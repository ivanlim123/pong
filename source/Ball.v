==> flow/design.v <==
module Ball(clk, rst, state, serve, CollisionX1, CollisionX2, CollisionY1, CollisionY2, ballX, ballY, ballStatus);
input clk, rst;
input [1:0] state;
input serve;
input CollisionX1, CollisionX2, CollisionY1, CollisionY2;
output reg [9:0] ballX;
output reg [9:0] ballY;
output reg [1:0] ballStatus;
reg [9:0] nextBallX;
reg [9:0] nextBallY;
reg ball_dirX, ball_dirY;
reg nextBall_dirX, nextBall_dirY;
reg [1:0] nextBallStatus;
reg [18:0] counter, next_counter;
reg [18:0] speed, next_speed;
always @(posedge clk) begin
    if(rst==1'b1) begin
        ballX <= 10'd304;
        ballY <= 10'd224;
        ball_dirX <= 1'b0;
        ball_dirY <= 1'b0;
        ballStatus <= 2'b00;
        counter <= 19'd0;
        speed <= 19'b111_1111_1111_1111_1111;
    end
    else begin
        ballX <= nextBallX;
        ballY <= nextBallY;
        ball_dirX <= nextBall_dirX;
        ball_dirY <= nextBall_dirY;
        ballStatus <= nextBallStatus;
        counter <= next_counter;
        speed <= next_speed;
    end
end
always @(*) begin
    case(state) 
        2'b00: begin
            nextBallX = 10'd304;
            nextBallY = 10'd224;
            nextBall_dirX = 1'b0;
            nextBall_dirY = 1'b0;
            nextBallStatus = 2'b00;
            next_counter = 19'd0;
            next_speed = 19'b111_1111_1111_1111_1111;
        end
        2'b01: begin
            nextBallX = 10'd304;
            nextBallY = 10'd224;
            nextBallStatus = 2'b00;
            next_counter = 19'd0;
            next_speed = 19'b111_1111_1111_1111_1111;
            if(serve==1'b0) begin
                nextBall_dirX = 1'b0;
                nextBall_dirY = (ball_dirY == 1'b1) ? 1'b0 : 1'b1;
            end
            else begin
                nextBall_dirX = 1'b1;
                nextBall_dirY = (ball_dirY == 1'b1) ? 1'b0 : 1'b1;
            end
        end
        2'b10: begin
            nextBallX = ballX;
            nextBallY = ballY;
            nextBall_dirX = ball_dirX;
            nextBall_dirY = ball_dirY;
            nextBallStatus = ballStatus;
            next_counter = counter + 1'b1;
            next_speed = speed;
            if(CollisionX1 & CollisionX2) begin
                nextBall_dirX = ~ball_dirX;
            end
            else if(CollisionX2==1'b1) begin
                nextBall_dirX = 1'b1;
                if(speed>19'b110_1111_1111_1111_1111) begin
                    next_speed = speed - 19'd12500;
                end
                else begin
                    next_speed = speed;
                end
            end
            else if(CollisionX1==1'b1) begin
                nextBall_dirX = 1'b0;
                if(speed>19'b110_1111_1111_1111_1111) begin
                    next_speed = speed - 19'd12500;
                end
                else begin
                    next_speed = speed;
                end
            end
            else begin
                nextBall_dirX = ball_dirX;
            end
            if(CollisionY1 & CollisionY2) begin
                nextBall_dirY = ~ball_dirY;
            end
            else if(CollisionY2==1'b1) begin
                nextBall_dirY = 1'b1;
            end
            else if(CollisionY1==1'b1) begin
                nextBall_dirY = 1'b0;
            end
            else begin
                nextBall_dirY = ball_dirY;
            end
            if(counter==speed) begin
                next_counter = 19'd0;
                if(ball_dirX==1'b0) begin
                    nextBallX = ballX + 1'b1;
                end
                else begin
                    nextBallX = ballX - 1'b1;
                end
                if(ball_dirY==1'b0) begin
                    nextBallY = ballY + 1'b1;
                end
                else begin
                    nextBallY = ballY - 1'b1;
                end
                if(ballX==10'd0) begin
                    nextBallStatus = 2'b10;
                end
                else if(ballX==10'd631) begin
                    nextBallStatus = 2'b01;
                end
                else begin
                    nextBallStatus = 2'b00;
                end
            end
            else begin
                nextBallX = ballX;
                nextBallY = ballY;
                nextBallStatus = ballStatus;
            end
        end
        2'b11: begin
            nextBallX = 10'd304;
            nextBallY = 10'd224;
            nextBall_dirX = 1'b0;
            nextBall_dirY = 1'b0;
            nextBallStatus = 2'b00;
            next_counter = 19'd0;
            next_speed = speed;
        end
    endcase
end
endmodule
# ---- Tool chain data of Ball
# Tool output for the design above, in the order of the flow.
# Lines are those of the file above, counted from 1.
# Not given: n/a
dict set report inputs {
  design {Ball}
  clock_port {clk}
  cell_library {sky130hd}
  pvt_corner {tt_025C_1v80}
}

# ---- Word-level counts
# Counts by Yosys on the flattened word-level netlist (proc, flatten, opt, wreduce; memories kept). Register bits leave out memories and registers merged into their read ports (data or address). Print and check cells are left out. Cells with the same type and inputs are merged into one.
dict set report bits {
  reg_bits 62
  inputBits 9
  output_inout_bits 22
  elab_cells 62
}
dict set report op_classes {
  reduce_logical 6
  cmp 1
  addsub 6
  equal 10
  n_mux 27
  n_logic 5
}
# operator count
set op_table {}
lappend op_table {{19-bit two-way mux} 5}
lappend op_table {{19-bit parallel mux with 2-bit select} 2}
lappend op_table {{10-bit parallel mux with 2-bit select} 2}
lappend op_table {{10-bit two-way mux} 4}
lappend op_table {{10-bit by 1-bit adder with 10-bit output (second input constant)} 2}
lappend op_table {{10-bit by 1-bit subtractor with 10-bit output (second input constant)} 2}
lappend op_table {{19-bit by 1-bit adder with 19-bit output (second input constant)} 1}
lappend op_table {{19-bit by 14-bit subtractor with 19-bit output (second input constant)} 1}
lappend op_table {{19-bit > comparator (second input constant)} 1}
lappend op_table {{19-bit == test} 1}
lappend op_table {{10-bit == test (second input constant)} 1}
lappend op_table {{10-bit logical NOT} 1}
lappend op_table {{1-bit two-way mux} 9}
lappend op_table {{4-bit inequality test (second input constant)} 2}
lappend op_table {{1-bit parallel mux with 3-bit select} 2}
lappend op_table {{2-bit == test (second input constant)} 2}
lappend op_table {{2-bit inequality test (second input constant)} 2}
lappend op_table {{2-bit OR reduction} 2}
lappend op_table {{2-bit parallel mux with 2-bit select} 1}
lappend op_table {{2-bit two-way mux} 2}
lappend op_table {{1-bit NOT} 3}
lappend op_table {{3-bit inequality test (second input constant)} 1}
lappend op_table {{3-bit AND reduction} 1}
lappend op_table {{3-bit OR reduction} 1}
lappend op_table {{1-bit bitwise AND} 2}
lappend op_table {{2-bit by 1-bit == test with 1-bit output (second input constant)} 1}
lappend op_table {{2-bit logical NOT} 1}

# ---- Longest topological paths
# Longest topological path by Yosys (ltp), each cell counted once; first at word level (registers and memories cut), then after technology mapping (sequential cells cut; the memories' decode and read muxes count).
dict set report logic_depth {
  depth_word 6
  ABC_AREA 0
  ltp_mapped 9
  ltp_nobuf 8
}

# ---- After synthesis
# The flow's flattened synthesis, as Yosys stat reports it; memories are mapped. The netlist is that of the ABC_AREA named above (0 if unset); the other value can give another one.
dict set report synth_totals {
  stdcells 418
  area_um2 3598.5
  seq_area_um2 1221.2
  ff_cells 61
  buffers 12
}
# cell count type_area_um2
set by_type {}
lappend by_type {sky130_fd_sc_hd__dfxtp_1 61 1.22E+03}
lappend by_type {sky130_fd_sc_hd__xnor2_1 30 262.752}
lappend by_type {sky130_fd_sc_hd__ha_1 19 237.728}
lappend by_type {sky130_fd_sc_hd__xor2_1 26 227.718}
lappend by_type {sky130_fd_sc_hd__nor2_1 51 191.434}
lappend by_type {sky130_fd_sc_hd__nand2_1 29 108.854}
lappend by_type {sky130_fd_sc_hd__a21oi_1 21 105.101}
lappend by_type {sky130_fd_sc_hd__mux2i_1 10 100.096}
lappend by_type {sky130_fd_sc_hd__nand3_1 18 90.086}
lappend by_type {sky130_fd_sc_hd__o21ai_0 17 85.082}
lappend by_type {sky130_fd_sc_hd__buf_6 7 78.826}
lappend by_type {sky130_fd_sc_hd__nand4_1 12 75.072}
lappend by_type {sky130_fd_sc_hd__nand2b_1 11 68.816}
lappend by_type {sky130_fd_sc_hd__or3_1 11 68.816}
lappend by_type {sky130_fd_sc_hd__inv_1 16 60.058}
lappend by_type {sky130_fd_sc_hd__nor3_1 11 55.053}
lappend by_type {sky130_fd_sc_hd__nor2b_1 7 43.792}
lappend by_type {sky130_fd_sc_hd__fa_1 2 40.038}
# Not listed: further types 32, cells in them 59.

# ---- Timing after synthesis
# OpenSTA on the mapped netlist: ideal clock, no wires. The path of least setup slack (recovery checks aside). Input and output delay are each 20% of the period. Register names are those of the netlist, which keeps one name where synthesis merged equal registers.
dict set report synth_path {
  kind {reg2reg}
  start {register ball_dirY}
  end {register ballY[7]}
  path_buffers 0
  launch_ns 0.000
  required_time_ns 2.160
  path_delay_ns 2.168
  stages 8
  arrival_time_ns 2.048
  period_ns 2.28
  path_slack_ns 0.112
  setup_ns 0.120
  synth_period_reached_ns 2.168
}
# "path_delay_ns" is the arrival time less input delay plus setup time.
# "stages" counts driving pins, that of a launching flip-flop among them; a cell with two outputs on the path counts twice.
# "synth_period_reached_ns" = period - worst setup slack (recovery checks aside). The figure is calculated, with input and output delays left at 20% of the set period.
# The rows between start and end are the longest chain of elaborated cells between them; the timing report does not say that the signal goes this way. Where chains are equally long, one stands for them.
# A line is the first line of the expression or statement that the cell stems from. Yosys adds cells for indexed reads and writes and turns some case tables into memories.
dict set report synth_via {
  path_cell_list {sky130_fd_sc_hd__dfxtp_1 sky130_fd_sc_hd__ha_1 sky130_fd_sc_hd__a211oi_1 sky130_fd_sc_hd__o21bai_1 sky130_fd_sc_hd__a2111oi_0 sky130_fd_sc_hd__nor3_1 sky130_fd_sc_hd__xnor2_1 sky130_fd_sc_hd__a211o_1}
  elab_chain_cells 3
  cells_between 3
  lines_between 3
  cone_classes {3 x mux}
}
# element line_no
set synth_rtl {}
lappend synth_rtl {{start: declaration} 11} ;# reg ball_dirX, ball_dirY;
lappend synth_rtl {{start: assignment} 21} ;# ball_dirY <= 1'b0;
lappend synth_rtl {{start: assignment} 30} ;# ball_dirY <= nextBall_dirY;
lappend synth_rtl {{10-bit two-way mux} 114} ;# if(ball_dirY==1'b0) begin
lappend synth_rtl {{10-bit two-way mux} 106} ;# if(counter==speed) begin
lappend synth_rtl {{10-bit parallel mux with 2-bit select} 37} ;# case(state)
lappend synth_rtl {{end: assignment} 19} ;# ballY <= 10'd224;
lappend synth_rtl {{end: assignment} 28} ;# ballY <= nextBallY;
lappend synth_rtl {{end: declaration} 7} ;# output reg [9:0] ballY;

# ---- Path in the finished layout
# From the final timing report of stored run 1: the path of least setup slack in the routed layout; clock arrival at registers is part of the times.
dict set report layout_path {
  kind {reg2reg}
  start {register ball_dirY}
  end {register ballY[7]}
  path_buffers 0
  setup_ns 0.10
  stages 8
  period_ns 3.38
  arrival_time_ns 2.79
  path_slack_ns 0.83
  launch_ns 0.35
  required_time_ns 3.62
}
# The rows between start and end are the longest chain of elaborated cells between them; the timing report does not say that the signal goes this way. Where chains are equally long, one stands for them.
dict set report layout_via {
  path_cell_list {sky130_fd_sc_hd__dfxtp_1 sky130_fd_sc_hd__ha_1 sky130_fd_sc_hd__a211oi_1 sky130_fd_sc_hd__o21bai_1 sky130_fd_sc_hd__a2111oi_0 sky130_fd_sc_hd__nor3_1 sky130_fd_sc_hd__xnor2_1 sky130_fd_sc_hd__a211o_1}
  elab_chain_cells 3
  cells_between 3
  lines_between 3
  cone_classes {3 x mux}
}
# element line_no
set layout_rtl {}
lappend layout_rtl {{start: declaration} 11} ;# reg ball_dirX, ball_dirY;
lappend layout_rtl {{start: assignment} 21} ;# ball_dirY <= 1'b0;
lappend layout_rtl {{start: assignment} 30} ;# ball_dirY <= nextBall_dirY;
lappend layout_rtl {{10-bit two-way mux} 114} ;# if(ball_dirY==1'b0) begin
lappend layout_rtl {{10-bit two-way mux} 106} ;# if(counter==speed) begin
lappend layout_rtl {{10-bit parallel mux with 2-bit select} 37} ;# case(state)
lappend layout_rtl {{end: assignment} 19} ;# ballY <= 10'd224;
lappend layout_rtl {{end: assignment} 28} ;# ballY <= nextBallY;
lappend layout_rtl {{end: declaration} 7} ;# output reg [9:0] ballY;

# Measured data: module Ball, platform sky130hd, 2 stored runs of the flow under differing settings, order arbitrary. Input and output delays are each 20% of the period that was set; the output load is 0.01 pF.
# "achievedPeriod_ns" is the run's clock period less its worst setup slack. It is reckoned from that one timing run; input and output delays stay at 20% of the period that was set.
# "worst_setup_path_time_ns" = time allowed to the worst setup path (clock period - input delay - output delay, where it has them) - its slack; a late launch clock adds to it, a late capture clock takes from it.
# "final_power_mw" rests on the timing tool's default activity at the inputs, not on a simulated workload.
run="stored run 1" settings period_ns=3.38 CORE_UTILIZATION=59 PLACE_DENSITY=0.46 CORE_ASPECT_RATIO=0.95 CTS_CLUSTER_DIAMETER=88 CAP_MARGIN=35 SLEW_MARGIN=20 MIN_ROUTING_LAYER="met2" CORE_MARGIN=2
run="stored run 1" results final_util_pct=70.4 synth_chip_area_um2=3598.5 achievedPeriod_ns=2.545 final_power_mw=1.551 tns_ns=0.000 worst_setup_path_time_ns=2.55 worst_path_kind="reg2reg" die_um2=6740.1 ws_setup_ns=0.835 stdcell_area_um2=4116.4 hold_worst_slack_ns=0.458
run="stored run 2" settings period_ns=2.32 CAP_MARGIN=20 CORE_MARGIN=2 CORE_UTILIZATION=40 SLEW_MARGIN=20
run="stored run 2" results ws_setup_ns=0.202 stdcell_area_um2=4287.9 synth_chip_area_um2=3598.5 worst_setup_path_time_ns=2.12 worst_path_kind="reg2reg" final_util_pct=49.2 final_power_mw=2.371 achievedPeriod_ns=2.118 die_um2=9770.3 hold_worst_slack_ns=0.463 tns_ns=0.000
