==> flow/design.v <==
module pixel_gen(
   input [9:0] h_cnt,
   input clk,
   input valid,
   input [9:0]v_cnt,
   input [9:0]ballX,
   input [9:0]ballY,
   input [9:0]posX1,
   input [9:0]posX2,
   input [8:0]posY1,
   input [8:0]posY2,
   input [1:0]score1,
   input [1:0]score2,
   output reg [3:0] vgaRed,
   output reg [3:0] vgaGreen,
   output reg [3:0] vgaBlue,
   output BouncingObject
   );
reg ball_inX;
reg ball_inY;
wire border =  (v_cnt[8:3]==0) || (v_cnt[8:3]==59);
wire paddle1 = ((h_cnt>=posX1+8) && (h_cnt<=posX1+18) &&(v_cnt>=posY1+8)&& (v_cnt<=posY1+48));
wire paddle2 = ((h_cnt>=posX2+8) && (h_cnt<=posX2+18) &&(v_cnt>=posY2+8) && (v_cnt<=posY2+48)) ;
wire zero = ((h_cnt<=250)&&(h_cnt>=234)&& (v_cnt>=200) &&(v_cnt<=204)) || ((h_cnt<=250)&&(h_cnt>=234)&& (v_cnt>=168)&& (v_cnt<=172)) ||((h_cnt>=254)&&(h_cnt<=258)&&(v_cnt<=192)&& (v_cnt>=176)) ||((h_cnt<=230)&&(h_cnt>=226)&&(v_cnt<=192)&& (v_cnt>=176)) ;
wire zero2 = ((h_cnt>=366)&&(h_cnt<=382)&& (v_cnt>=200) &&(v_cnt<=204)) || ((h_cnt>=366)&&(h_cnt<=382)&& (v_cnt>=168)&& (v_cnt<=172)) ||((h_cnt>=386)&&(h_cnt<=390)&&(v_cnt<=192)&& (v_cnt>=176)) ||((h_cnt<=362)&&(h_cnt>=358)&&(v_cnt<=192)&& (v_cnt>=176)) ;
wire one = ((v_cnt<=172)&&(v_cnt>=168)&&(h_cnt<=250)&&(h_cnt>=244)) ||((v_cnt<=200)&&(v_cnt>=168)&&(h_cnt >=250)&&(h_cnt <=254));
wire one2 = ((v_cnt>=168)&&(v_cnt<=172)&&(h_cnt>=366)&&(h_cnt<=372)) ||((v_cnt<=200)&&(v_cnt>=168)&&(h_cnt >=372)&&(h_cnt <=376));
wire two = ((h_cnt>=250)&&(h_cnt<=266)&&(v_cnt >=168)&&(v_cnt <=172)) ||((h_cnt >= 270) &&(h_cnt <= 274) && (v_cnt >=176)&& (v_cnt <=180)) || ((h_cnt<=266)&&(h_cnt>=258)&&(v_cnt>=184)&&(v_cnt<=188)) ||((h_cnt <= 254)&&(h_cnt >= 250)&&(v_cnt >= 192)&&(v_cnt <= 196)) || ((h_cnt>=250)&&(h_cnt<=274)&&(v_cnt >=200)&&(v_cnt <=204));
wire two2 = ((h_cnt>=366)&&(h_cnt<=382)&&(v_cnt >=168)&&(v_cnt <=172)) ||((h_cnt >= 386) &&(h_cnt <= 390) && (v_cnt <= 180) &&(v_cnt >=176)) || ((h_cnt<=382)&&(h_cnt>=374)&&(v_cnt>=184)&&(v_cnt<=188)) ||((h_cnt <= 370)&&(h_cnt >= 366)&&(v_cnt >= 192)&&(v_cnt <= 196)) || ((h_cnt>=366)&&(h_cnt<=390)&&(v_cnt >=200)&&(v_cnt <=204));
wire three =((h_cnt>=250)&&(h_cnt<=266)&&(v_cnt>=168)&&(v_cnt<=172)) || ((h_cnt >= 270) &&(h_cnt <= 274) && (v_cnt >= 176)&& (v_cnt <= 180)) || ((h_cnt<=266) && (h_cnt>=258) &&(v_cnt >=184)&&(v_cnt <=188)) || ((h_cnt >=270) &&(h_cnt <=274) && (v_cnt >= 192)&& (v_cnt <= 196))||((h_cnt<=266) && (h_cnt>=250) && (v_cnt >= 200)&& (v_cnt <= 204));
wire three2 =((h_cnt>=366)&&(h_cnt<=382)&&(v_cnt>=168)&&(v_cnt<=172)) || ((h_cnt >= 386) &&(h_cnt <= 390) && (v_cnt >= 176)&& (v_cnt <= 180)) || ((h_cnt<=382) && (h_cnt>=374) &&(v_cnt >=184)&&(v_cnt <=188)) || ((h_cnt >= 386) &&(h_cnt <= 390) && (v_cnt >= 192)&& (v_cnt <= 196))||((h_cnt<=382) && (h_cnt>=366) && (v_cnt >= 200)&& (v_cnt <= 204));
assign  BouncingObject = border | paddle1 | paddle2 ;  
always @(posedge clk)
if(ball_inX==0) ball_inX <= (h_cnt==ballX) & ball_inY; else ball_inX <= !(h_cnt == ballX+8);
always @(posedge clk)
if(ball_inY==0) ball_inY <= (v_cnt==ballY); else ball_inY <= !(v_cnt==ballY+8);
wire ball = ball_inX & ball_inY;
always @(*) begin
if(valid && BouncingObject)
    {vgaRed, vgaGreen, vgaBlue} = 12'hfff;
else if(valid && ball)
    {vgaRed, vgaGreen, vgaBlue} = 12'hfff;
else if(score1 == 2'd0)begin
     if(zero &&valid)
        {vgaRed, vgaGreen, vgaBlue} = 12'hfff;
      else 
                {vgaRed, vgaGreen, vgaBlue} = 12'h000;
       if(score2 == 2'd0)begin
            if(zero2 &&valid)
                {vgaRed, vgaGreen, vgaBlue} = 12'hfff;
      end
      else if(score2 == 2'b01)begin
            if(one2 &&valid)
                {vgaRed, vgaGreen, vgaBlue} = 12'hfff;
      end
      else if(score2 == 2'b10)begin
            if(two2 &&valid)
                {vgaRed, vgaGreen, vgaBlue} = 12'hfff;
      end
      else begin
            if(three2 &&valid)
                {vgaRed, vgaGreen, vgaBlue} = 12'hfff;
      end
end
else if(score1 == 2'b01)begin
     if(one &&valid)
        {vgaRed, vgaGreen, vgaBlue} = 12'hfff;
      else 
                {vgaRed, vgaGreen, vgaBlue} = 12'h000;
       if(score2 == 2'd0)begin
            if(zero2 &&valid)
                {vgaRed, vgaGreen, vgaBlue} = 12'hfff;
      end
      else if(score2 == 2'b01)begin
            if(one2 &&valid)
                {vgaRed, vgaGreen, vgaBlue} = 12'hfff;
      end
      else if(score2 == 2'b10)begin
            if(two2 &&valid)
                {vgaRed, vgaGreen, vgaBlue} = 12'hfff;
      end
      else begin
            if(three2 &&valid)
                {vgaRed, vgaGreen, vgaBlue} = 12'hfff;
      end
end
else if(score1 == 2'b10)begin
     if(two &&valid)
        {vgaRed, vgaGreen, vgaBlue} = 12'hfff;
      else 
                {vgaRed, vgaGreen, vgaBlue} = 12'h000;
       if(score2 == 2'd0)begin
            if(zero2 &&valid)
                {vgaRed, vgaGreen, vgaBlue} = 12'hfff;
      end
      else if(score2 == 2'b01)begin
            if(one2 &&valid)
                {vgaRed, vgaGreen, vgaBlue} = 12'hfff;
      end
      else if(score2 == 2'b10)begin
            if(two2 &&valid)
                {vgaRed, vgaGreen, vgaBlue} = 12'hfff;
      end
      else begin
            if(three2 &&valid)
                {vgaRed, vgaGreen, vgaBlue} = 12'hfff;
      end
end
else if(score1 == 2'b11)begin
     if(three &&valid)
        {vgaRed, vgaGreen, vgaBlue} = 12'hfff;
      else 
            {vgaRed, vgaGreen, vgaBlue} = 12'h000;
      if(score2 == 2'd0)begin
            if(zero2 &&valid)
                {vgaRed, vgaGreen, vgaBlue} = 12'hfff;
      end
      else if(score2 == 2'b01)begin
            if(one2 &&valid)
                {vgaRed, vgaGreen, vgaBlue} = 12'hfff;
      end
      else if(score2 == 2'b10)begin
            if(two2 &&valid)
                {vgaRed, vgaGreen, vgaBlue} = 12'hfff;
      end
      else begin
            if(three2 &&valid)
                {vgaRed, vgaGreen, vgaBlue} = 12'hfff;
      end
end
else 
    {vgaRed, vgaGreen, vgaBlue} = 12'h0;
end
endmodule
# From RTL to reports: pixel_gen
# Tool output for the design above, in the order of the flow.
# Line numbers count from 1 in the design file above.
# Operators carry their Yosys type and port widths (W data, S select, Z words).
# Cell names lack the library's common part.
# The mark -- stands for no value.
[inputs]
top = "pixel_gen"
clock = "clk"
lib = "sky130hd"
corner = "tt_025C_1v80"

# After elaboration
# Source: Yosys, flattened and elaborated, memories not mapped. Widths are those after wreduce; folded enables and synchronous resets count as part of the registers. Registers that Yosys merges into a memory's read port (data or address) are not register bits. Print and check cells do not count. Equal cells are merged and count once.
[bits]
in_bits = 84
word_cells = 288
out_inout_bits = 13
reg_bits = 2
[op_classes]
n_mux = 108
equal = 10
addsub = 10
n_logic = 4
compare = 44
reduce_logical = 110
[op_table]
columns = ["cell", "n"]
rows = [
  ["$mux W4", 102],
  ["$ge A10 B8 Y1 const B", 10],
  ["$le A10 B8 Y1 const B", 10],
  ["$le A10 B9 Y1 const B", 9],
  ["$logic_and A1 B1 Y1", 82],
  ["$ge A10 B9 Y1 const B", 7],
  ["$mux W12", 4],
  ["$add A10 B4 Y11 const B", 4],
  ["$logic_or A1 B1 Y1", 23],
  ["$ge A10 B11 Y1", 2],
  ["$le A10 B11 Y1", 2],
  ["$eq A10 B11 Y1", 2],
  ["$add A10 B5 Y11 const B", 2],
  ["$ge A10 B10 Y1", 2],
  ["$le A10 B10 Y1", 2],
  ["$eq A10 B10 Y1", 2],
  ["$add A9 B4 Y10 const B", 2],
  ["$add A9 B6 Y10 const B", 2],
  ["$eq A2 B2 Y1 const B", 3],
  ["$eq A6 B6 Y1 const B", 1],
  ["$logic_not A6 Y1", 1],
  ["$eq A2 B1 Y1 const B", 2],
  ["$logic_not A2 Y1", 2],
  ["$and A1 B1 Y1", 2],
  ["$or A1 B1 Y1", 2],
  ["$logic_not A1 Y1", 2],
  ["$mux W1", 2],
]

# Logic depth
# Longest topological path by Yosys (ltp), each cell counted once; first at word level (registers and memories cut), then after technology mapping (sequential cells cut; the memories' decode and read muxes count).
[logic_depth]
word_depth = 20
ABC_AREA = 0
ltp_mapped = 14
mapped_depth_nobuf = 13

# After synthesis
# The flow's flattened synthesis, as Yosys stat reports it; memories are mapped. The netlist is that of the ABC_AREA named above (0 if unset); the other value can give another one.
# The area totals of this step are shown rounded.
[by_type]
columns = ["cell_type", "n", "type_area_um2"]
rows = [
  ["ha_1", 86, 1.08E+03],
  ["xor2_1", 34, 297.786],
  ["xnor2_1", 29, 253.994],
  ["o21ai_0", 29, 145.139],
  ["nand2_1", 38, 142.637],
  ["a21oi_1", 27, 135.13],
  ["nand3_1", 27, 135.13],
  ["nor2_1", 35, 131.376],
  ["inv_1", 33, 123.869],
  ["nand4_1", 15, 93.84],
  ["buf_4", 11, 82.579],
  ["a211oi_1", 9, 67.565],
  ["a21o_1", 9, 67.565],
  ["and3_1", 10, 62.56],
  ["clkbuf_1", 14, 52.55],
  ["and4bb_2", 4, 50.048],
  ["nand3b_1", 6, 45.043],
  ["nor3_1", 9, 45.043],
]
# Other cell types: 46; their cells: 123.
[mapped]
n_buf = 29
cells = 548
synth_area_um2 = 4000
ffs = 2
seqArea_um2 = 40

# Worst setup path after synthesis
# Source: OpenSTA report_checks on the synthesized netlist (no wires, ideal clock, input and output delay 20% of the period each), path of least setup slack; recovery checks are left aside. Register names are those of the netlist, which keeps one name where synthesis merged equal registers.
[synth_timing]
kind = "input port to output port"
start = "input port posX1[4]"
end = "output port vgaBlue[1]"
input_delay_ns = 1.238
setup_slack_ns = 1.261
path_buffers = 1
required_ns = 4.952
launch_ns = 1.238
path_delay_ns = 2.453
output_delay_ns = 1.238
clock_period_ns = 6.19
stages = 14
t_arrival_ns = 3.691
period_less_setup_slack_ns = 4.929
# "path_delay_ns" is the arrival time less input delay plus setup time.
# At an output port there is no setup time.
# "stages" counts driving pins, that of a launching flip-flop among them; a cell with two outputs on the path counts twice.
# "period_less_setup_slack_ns" = period - worst setup slack (recovery checks aside). The figure is calculated, with input and output delays left at 20% of the set period.
# Between the ends stands the longest chain of elaborated cells between them, by number of cells; it is not shown to be the way that was timed. Of several equally long chains one is given.
# Each line given opens the expression or statement behind the cell; cells for indexed reads and writes are added by Yosys, which also makes memories of some case tables.
[synth_between]
cell_sequence = "inv_1 ha_1 a21oi_1 nor2_1 xnor2_1 ha_1 a21oi_1 a21boi_0 a2111oi_0 o32ai_1 nor4_1 o31ai_1 nand3_1 buf_4"
elab_chain_len = 9
cone_cells = 11
cone_lines = 3
cone_classes = "add/sub: 2; compare: 2; mux: 1; logic: 2; reduce/logical: 4"
[synth_rtl]
columns = ["element", "line_no", "rtl"]
rows = [
  ["start, declared", 8, "input [9:0]posX1,"],
  ["$add A10 B4 Y11", 22, "wire paddle1 = ((h_cnt>=posX1+8) && (h_cnt<=posX1+18) &&(v_cnt>=posY1+8)&& (v_cnt<=posY1+48));"],
  ["$ge A10 B11 Y1", 22, ""],
  ["$logic_and A1 B1 Y1 x3", 22, ""],
  ["$or A1 B1 Y1 x2", 32, "assign  BouncingObject = border | paddle1 | paddle2 ;"],
  ["$logic_and A1 B1 Y1", 39, "if(valid && BouncingObject)"],
  ["$mux W4", 39, ""],
  ["end, declared", 16, "output reg [3:0] vgaBlue,"],
]
# Some nets on the timed path still bear RTL names; the line given drives or declares the net.
[synth_nets]
columns = ["signal", "line_no"]
rows = [
  ["vgaBlue[0]", 39],
]

# Timing after layout
# From the final timing report of job 1: the path of least setup slack in the routed layout; clock arrival at registers is part of the times.
[layout_timing]
kind = "input port to output port"
start = "input port posY1[2]"
end = "output port vgaGreen[0]"
output_delay_ns = 0.68
input_delay_ns = 0.68
t_arrival_ns = 3.43
clock_period_ns = 3.41
launch_ns = 0.68
setup_slack_ns = -0.70
required_ns = 2.73
path_buffers = 4
stages = 13
# Between the ends stands the longest chain of elaborated cells between them, by number of cells; it is not shown to be the way that was timed. Of several equally long chains one is given.
[layout_between]
cell_sequence = "clkdlybuf4s50_1 inv_1 ha_1 a21o_1 a31oi_4 o31ai_2 a221oi_4 nor4_4 o31ai_4 buf_6 nand3_4 buf_6 buf_6"
elab_chain_len = 8
cone_cells = 10
cone_lines = 3
cone_classes = "add/sub: 2; compare: 2; mux: 1; logic: 2; reduce/logical: 3"
[layout_rtl]
columns = ["element", "line_no", "rtl"]
rows = [
  ["start, declared", 10, "input [8:0]posY1,"],
  ["$add A9 B4 Y10", 22, "wire paddle1 = ((h_cnt>=posX1+8) && (h_cnt<=posX1+18) &&(v_cnt>=posY1+8)&& (v_cnt<=posY1+48));"],
  ["$ge A10 B10 Y1", 22, ""],
  ["$logic_and A1 B1 Y1 x2", 22, ""],
  ["$or A1 B1 Y1 x2", 32, "assign  BouncingObject = border | paddle1 | paddle2 ;"],
  ["$logic_and A1 B1 Y1", 39, "if(valid && BouncingObject)"],
  ["$mux W4", 39, ""],
  ["end, declared", 15, "output reg [3:0] vgaGreen,"],
]

# Measured data: module pixel_gen, platform sky130hd, 2 stored runs of the flow under differing settings, order arbitrary. Input and output delays are each 20% of the period that was set; the output load is 0.01 pF.
# By "achieved_period_ns" is meant the clock period of the run minus its worst setup slack. This is arithmetic on one report: input and output delays are still those of the set period (20% each).
# By "worst_setup_path_time_ns" is meant the share of the clock period that the worst setup path is allowed (20% is reserved at inputs, 20% at outputs), minus its slack. Clock arrival times at its registers enter into it.
# "final_power_uw": no workload was simulated; the value follows from the tool's default switching activity.
# The results are shown rounded.

[[run]]
name = "job 1"
[run.settings]
period_ns = 3.41
CORE_UTILIZATION = 19
PLACE_DENSITY_LB_ADDON = 0.09
CORE_ASPECT_RATIO = 1.7
CELL_PAD_IN_SITES_GLOBAL_PLACEMENT = 2
CELL_PAD_IN_SITES_DETAIL_PLACEMENT = 1
TNS_END_PERCENT = 85
ABC_AREA = 0
GPL_TIMING_DRIVEN = 0
CTS_CLUSTER_SIZE = 48
CTS_CLUSTER_DIAMETER = 160
MAX_ROUTING_LAYER = "met4"
CAP_MARGIN = 20
CORE_MARGIN = 2
SLEW_MARGIN = 20
[run.results]
holdWs_ns = 0.52
worst_setup_path_time_ns = 2.75
worstPathKind = "input port to output port"
final_power_uw = 1000
layout_utilization_frac = 0.29
achieved_period_ns = 4.110
synth_chip_area_um2 = 4000
worstSetupSlack_ns = -0.70
dieArea_um2 = 22000
cell_area_final_um2 = 6100
final_setup_tns_ns = -8.6

[[run]]
name = "job 2"
[run.settings]
period_ns = 4.55
CORE_UTILIZATION = 28
SETUP_SLACK_MARGIN = 0.04
PLACE_DENSITY = 0.73
HOLD_SLACK_MARGIN = 0.23
CORE_MARGIN = 7
CELL_PAD_IN_SITES_GLOBAL_PLACEMENT = 1
TNS_END_PERCENT = 95
SLEW_MARGIN = 5
MIN_ROUTING_LAYER = "met1"
MAX_ROUTING_LAYER = "met4"
CAP_MARGIN = 20
[run.results]
holdWs_ns = 0.51
worst_setup_path_time_ns = 2.66
worstPathKind = "input port to output port"
final_power_uw = 800
layout_utilization_frac = 0.47
achieved_period_ns = 4.484
synth_chip_area_um2 = 4000
worstSetupSlack_ns = 0.066
dieArea_um2 = 18000
cell_area_final_um2 = 6500
final_setup_tns_ns = 0.000
