==> flow/design.v <==
module Player(clk, rst, state, mode, keyboard, ballY, player, posX, posY);
input clk, rst, player;
input [1:0] state;
input [1:0] mode;
input [1:0] keyboard;
input [9:0] ballY;
output wire [9:0] posX;
output reg [8:0] posY;
reg [18:0] counter, next_counter;
reg [8:0] nextPosY;
assign posX = (player == 1'b1) ? 10'd614: 9'd0;
always @(posedge clk) begin
    if(rst==1'b1) begin
        posY <= 9'd232;
        counter <= 19'd0;
    end
    else begin
        posY <= nextPosY;
        counter <= next_counter;
    end
end
always @(*) begin
    case(state) 
        2'b00: begin
            nextPosY = 9'd232;
            next_counter =19'd0;
        end
        2'b11: begin
            nextPosY = 9'd232;
            next_counter = 19'd0;
        end
        default: begin
            next_counter = counter + 1'b1;
            if(mode==2'b00) begin
                if(counter==19'b111_1111_1111_1111_1111) begin
                    if(keyboard==2'b01) begin
                        if(posY < 9'd424) begin
                            nextPosY = posY + 1'b1;
                        end
                        else begin
                            nextPosY = posY;
                        end
                    end
                    else if(keyboard==2'b10) begin
                        if(posY > 9'd0) begin
                            nextPosY = posY - 1'b1;
                        end
                        else begin
                            nextPosY = posY;
                        end
                    end
                    else begin
                        nextPosY = posY;
                    end
                end
                else begin
                    nextPosY = posY;
                end
            end
            else if(mode==2'b01) begin
                if(player==1'b0) begin
                    if(counter==19'b111_1111_1111_1111_1111) begin
                        if(keyboard==2'b01) begin
                            if(posY < 9'd424) begin
                                nextPosY = posY + 1'b1;
                            end
                            else begin
                                nextPosY = posY;
                            end
                        end
                        else if(keyboard==2'b10) begin
                            if(posY > 9'd0) begin
                                nextPosY = posY - 1'b1;
                            end
                            else begin
                                nextPosY = posY;
                            end
                        end
                        else begin
                            nextPosY = posY;
                        end
                    end
                    else begin
                        nextPosY = posY;
                    end
                end
                else begin
                    if(ballY+4>posY+20 && posY < 9'd424) begin
                        nextPosY = posY + 1;
                    end
                    else if(ballY+4<posY+20 && posY > 9'd0) begin
                        nextPosY = posY - 1;
                    end
                    else begin
                        nextPosY = posY;
                    end
                end
            end
            else if(mode==2'b10) begin
                if(player==1'b1) begin
                    if(counter==19'b111_1111_1111_1111_1111) begin
                        if(keyboard==2'b01) begin
                            if(posY < 9'd424) begin
                                nextPosY = posY + 1'b1;
                            end
                            else begin
                                nextPosY = posY;
                            end
                        end
                        else if(keyboard==2'b10) begin
                            if(posY > 9'd0) begin
                                nextPosY = posY - 1'b1;
                            end
                            else begin
                                nextPosY = posY;
                            end
                        end
                        else begin
                            nextPosY = posY;
                        end
                    end
                    else begin
                        nextPosY = posY;
                    end
                end
                else begin
                    if(ballY+4>posY+20 && posY < 9'd424) begin
                        nextPosY = posY + 1;
                    end
                    else if(ballY+4<posY+20 && posY > 9'd0) begin
                        nextPosY = posY - 1;
                    end
                    else begin
                        nextPosY = posY;
                    end
                end
            end
            else begin
                if(ballY+4>posY+20 && posY < 9'd424) begin
                    nextPosY = posY + 1;
                end
                else if(ballY+4<posY+20 && posY > 9'd0) begin
                    nextPosY = posY - 1;
                end
                else begin
                    nextPosY = posY;
                end
            end
        end
    endcase
end
endmodule
# Reports on Player
# What the tools print for Player, step after step.
# Lines are those of the file above, counted from 1.
# Operators: Yosys type, input widths -> output width; for muxes data width and select width s.
# The mark n/a stands for no value.
dict set report design {
  top {Player}
  clock_port {clk}
  lib {sky130hd}
  pvt_corner {tt_025C_1v80}
}

# Word-level counts
# Yosys after proc, flatten, opt, wreduce and memory -nomap, before mapping. Enables and synchronous resets that opt folds into registers are not counted as muxes. Memory bits, and registers merged into a memory's read port (data or address), are not among the register bits. Print and check cells are not counted.
dict set report bits {
  mem_bits_ro 0
  regBits 28
  clocked_rd_ports_x_width 0
  latch_bits 0
  memories 0
  ramBits 0
  output_inout_bits 19
}
dict set report op_classes {
  n_cmp 4
  mul 0
  mux 13
  shift 0
  logic 0
  n_reduce_logical 5
  equal 6
  n_addsub 7
  n_div 0
}
# cell count
set ops {}
lappend ops {{$mux 9} 12}
lappend ops {{$gt 32x32->1} 1}
lappend ops {{$add 19x1->19 const B} 1}
lappend ops {{$eq 19x19->1 const B} 1}
lappend ops {{$add 9x1->9 const B} 2}
lappend ops {{$sub 9x1->9 const B} 2}
lappend ops {{$add 10x3->11 const B} 1}
lappend ops {{$lt 11x10->1} 1}
lappend ops {{$add 9x5->10 const B} 1}
lappend ops {{$mux 10} 1}
lappend ops {{$gt 9x1->1 const B} 1}
lappend ops {{$lt 9x9->1 const B} 1}
lappend ops {{$eq 2x2->1 const B} 3}
lappend ops {{$eq 2x1->1 const B} 2}
lappend ops {{$logic_not 2->1} 2}
lappend ops {{$reduce_or 3->1} 1}
lappend ops {{$logic_and 1x1->1} 2}

# Depth
# Longest topological path by Yosys (ltp), each cell counted once; first at word level (registers and memories cut), then after technology mapping (sequential cells cut; the memories' decode and read muxes count).
dict set report logic_depth {
  word_depth 9
  ABC_AREA 1
  mapped_depth 17
  ltp_nobuf 17
}

# After synthesis
# Yosys stat after the flow's synthesis: flattened, memories mapped to cells. It holds for the ABC_AREA given above (unset counts as 0); a run with the other value may have another netlist.
# type count
set by_type {}
lappend by_type {sky130_fd_sc_hd__dfxtp_1 28}
lappend by_type {sky130_fd_sc_hd__nand2_1 107}
lappend by_type {sky130_fd_sc_hd__nand3_1 41}
lappend by_type {sky130_fd_sc_hd__ha_1 16}
lappend by_type {sky130_fd_sc_hd__inv_1 51}
lappend by_type {sky130_fd_sc_hd__nor2_1 34}
lappend by_type {sky130_fd_sc_hd__xor2_1 14}
lappend by_type {sky130_fd_sc_hd__a21oi_1 24}
lappend by_type {sky130_fd_sc_hd__o21ai_0 19}
lappend by_type {sky130_fd_sc_hd__buf_4 10}
lappend by_type {sky130_fd_sc_hd__nor2_4 6}
lappend by_type {sky130_fd_sc_hd__nand4_1 10}
lappend by_type {sky130_fd_sc_hd__nand3_2 6}
lappend by_type {sky130_fd_sc_hd__inv_2 13}
lappend by_type {sky130_fd_sc_hd__nor2_2 7}
lappend by_type {sky130_fd_sc_hd__xnor2_1 5}
lappend by_type {sky130_fd_sc_hd__o21ai_1 7}
lappend by_type {sky130_fd_sc_hd__buf_6 3}
# Other cell types: 24; their cells: 38.
dict set report synth_totals {
  mapped_cells 439
  n_buf 17
  mapped_area_um2 2790.2
  seqArea_um2 560.5
  flip_flops 28
}

# Worst setup path after synthesis
# OpenSTA on the mapped netlist: ideal clock, no wires. The path of least setup slack (recovery checks aside). Input and output delay are each 20% of the period. Register names are those of the netlist, which keeps one name where synthesis merged equal registers.
dict set report synth_path {
  path_kind {in2reg}
  start {input ballY[2]}
  end {register posY[1]}
  period_ns 4.58
  path_stages 14
  input_delay_ns 0.916
  n_path_buf 1
  delay_ns 1.903
  arrival_ns 2.706
  required_ns 4.467
  setup_ns 0.113
  path_slack_ns 1.761
  period_less_setup_slack_ns 2.819
}
# "delay_ns" is the arrival time less input delay plus setup time.
# "path_stages" counts driving pins, that of a launching flip-flop among them; a cell with two outputs on the path counts twice.
# "period_less_setup_slack_ns" is the clock period less the worst setup slack; recovery checks do not enter. This is arithmetic on one report: input and output delays are still those of the set period (20% each).
# The rows between start and end are the longest chain of elaborated cells between them; the timing report does not say that the signal goes this way. Where chains are equally long, one stands for them.
# Each line given opens the expression or statement behind the cell; cells for indexed reads and writes are added by Yosys, which also makes memories of some case tables.
dict set report synth_between {
  path_cell_list {sky130_fd_sc_hd__nand3_1 > sky130_fd_sc_hd__nor3_1 > sky130_fd_sc_hd__nand3_1 > sky130_fd_sc_hd__xnor2_1 > sky130_fd_sc_hd__ha_1 > sky130_fd_sc_hd__nand3_1 > sky130_fd_sc_hd__nand3b_1 > sky130_fd_sc_hd__nor2_2 > sky130_fd_sc_hd__nand2_1 > sky130_fd_sc_hd__nand2_4 > sky130_fd_sc_hd__buf_6 > sky130_fd_sc_hd__o21ai_1 > sky130_fd_sc_hd__nor2_1 > sky130_fd_sc_hd__nor2_1}
  elab_chain_cells 9
}
# element line
set synth_lines {}
lappend synth_lines {{from (decl)} 6} ;# input [9:0] ballY;
lappend synth_lines {{$add 10x3->11} 130} ;# else if(ballY+4<posY+20 && posY > 9'd0) begin
lappend synth_lines {{$lt 11x10->1} 130}
lappend synth_lines {{$logic_and 1x1->1} 130}
lappend synth_lines {{$mux 9} 130}
lappend synth_lines {{$mux 9} 127} ;# if(ballY+4>posY+20 && posY < 9'd424) begin
lappend synth_lines {{$mux 9} 100} ;# if(player==1'b1) begin
lappend synth_lines {{$mux 9} 99} ;# else if(mode==2'b10) begin
lappend synth_lines {{$mux 9} 60} ;# else if(mode==2'b01) begin
lappend synth_lines {{$mux 9} 34} ;# if(mode==2'b00) begin
lappend synth_lines {{to (assign)} 14} ;# posY <= 9'd232;
lappend synth_lines {{to (assign)} 18} ;# posY <= nextPosY;
lappend synth_lines {{to (decl)} 8} ;# output reg [8:0] posY;

# Path in the finished layout
# From the final timing report of run A: the path of least setup slack in the routed layout; clock arrival at registers is part of the times.
dict set report layout_path {
  path_kind {in2reg}
  start {input ballY[4]}
  end {register posY[0]}
  arrival_ns 3.88
  required_ns 6.45
  path_slack_ns 2.58
  setup_ns 0.10
  period_ns 6.27
  input_delay_ns 1.25
  path_stages 14
  n_path_buf 1
}
# The rows between start and end are the longest chain of elaborated cells between them; the timing report does not say that the signal goes this way. Where chains are equally long, one stands for them.
dict set report layout_between {
  path_cell_list {sky130_fd_sc_hd__clkdlybuf4s50_1 > sky130_fd_sc_hd__nand3_1 > sky130_fd_sc_hd__nor3_1 > sky130_fd_sc_hd__nand3_1 > sky130_fd_sc_hd__xnor2_1 > sky130_fd_sc_hd__ha_1 > sky130_fd_sc_hd__nand3_1 > sky130_fd_sc_hd__nand3b_1 > sky130_fd_sc_hd__nor2_2 > sky130_fd_sc_hd__nand2_1 > sky130_fd_sc_hd__nand2_4 > sky130_fd_sc_hd__nand3_1 > sky130_fd_sc_hd__a21oi_1 > sky130_fd_sc_hd__nor2_1}
  elab_chain_cells 9
}
# element line
set layout_lines {}
lappend layout_lines {{from (decl)} 6} ;# input [9:0] ballY;
lappend layout_lines {{$add 10x3->11} 130} ;# else if(ballY+4<posY+20 && posY > 9'd0) begin
lappend layout_lines {{$lt 11x10->1} 130}
lappend layout_lines {{$logic_and 1x1->1} 130}
lappend layout_lines {{$mux 9} 130}
lappend layout_lines {{$mux 9} 127} ;# if(ballY+4>posY+20 && posY < 9'd424) begin
lappend layout_lines {{$mux 9} 100} ;# if(player==1'b1) begin
lappend layout_lines {{$mux 9} 99} ;# else if(mode==2'b10) begin
lappend layout_lines {{$mux 9} 60} ;# else if(mode==2'b01) begin
lappend layout_lines {{$mux 9} 34} ;# if(mode==2'b00) begin
lappend layout_lines {{to (assign)} 14} ;# posY <= 9'd232;
lappend layout_lines {{to (assign)} 18} ;# posY <= nextPosY;
lappend layout_lines {{to (decl)} 8} ;# output reg [8:0] posY;

; Flow measurements of Player on sky130hd: 2 stored runs with different settings, listed in no order. Input and output delays are each 20% of the period that was set; the output load is 0.01 pF.
; "achieved_period_ns" = clock period - worst setup slack. The figure is calculated, with input and output delays left at 20% of the set period.
; By "critical_path_time_ns" is meant the share of the clock period that the worst setup path is allowed (20% is reserved at inputs, 20% at outputs), minus its slack. Clock arrival times at its registers enter into it.
; By "power_uw" is meant OpenSTA's value without simulated activity: inputs other than the clock are taken to toggle once in ten clock periods, and the tool carries that through the logic.

[run A: settings]
period_ns = 6.27
CORE_UTILIZATION = 55
SETUP_SLACK_MARGIN = 0.36
CORE_MARGIN = 2
ABC_AREA = 1
GPL_ROUTABILITY_DRIVEN = 1
SLEW_MARGIN = 40
MIN_ROUTING_LAYER = met1
MAX_ROUTING_LAYER = met4
CAP_MARGIN = 20
[run A: results]
yosys_chip_area_um2 = 2790.2
design_die_area_um2 = 5658.8
final_stdcell_area_um2 = 3169.3
post_route_util_pct = 65.8
worst_setup_slack_ns = 2.576
fin_tns_ns = 0.000
timing.hold.ws_ns = 0.453
power_uw = 506.7
achieved_period_ns = 3.694
critical_path_time_ns = 2.44
worstPathKind = in2reg

[run B: settings]
period_ns = 3.5
CORE_UTILIZATION = 63
CAP_MARGIN = 20
CORE_MARGIN = 2
SLEW_MARGIN = 20
[run B: results]
yosys_chip_area_um2 = 2580.0
design_die_area_um2 = 4623.3
final_stdcell_area_um2 = 3046.7
post_route_util_pct = 76.7
worst_setup_slack_ns = 0.133
fin_tns_ns = 0.000
timing.hold.ws_ns = 0.472
power_uw = 830.7
achieved_period_ns = 3.367
critical_path_time_ns = 2.67
worstPathKind = in2reg
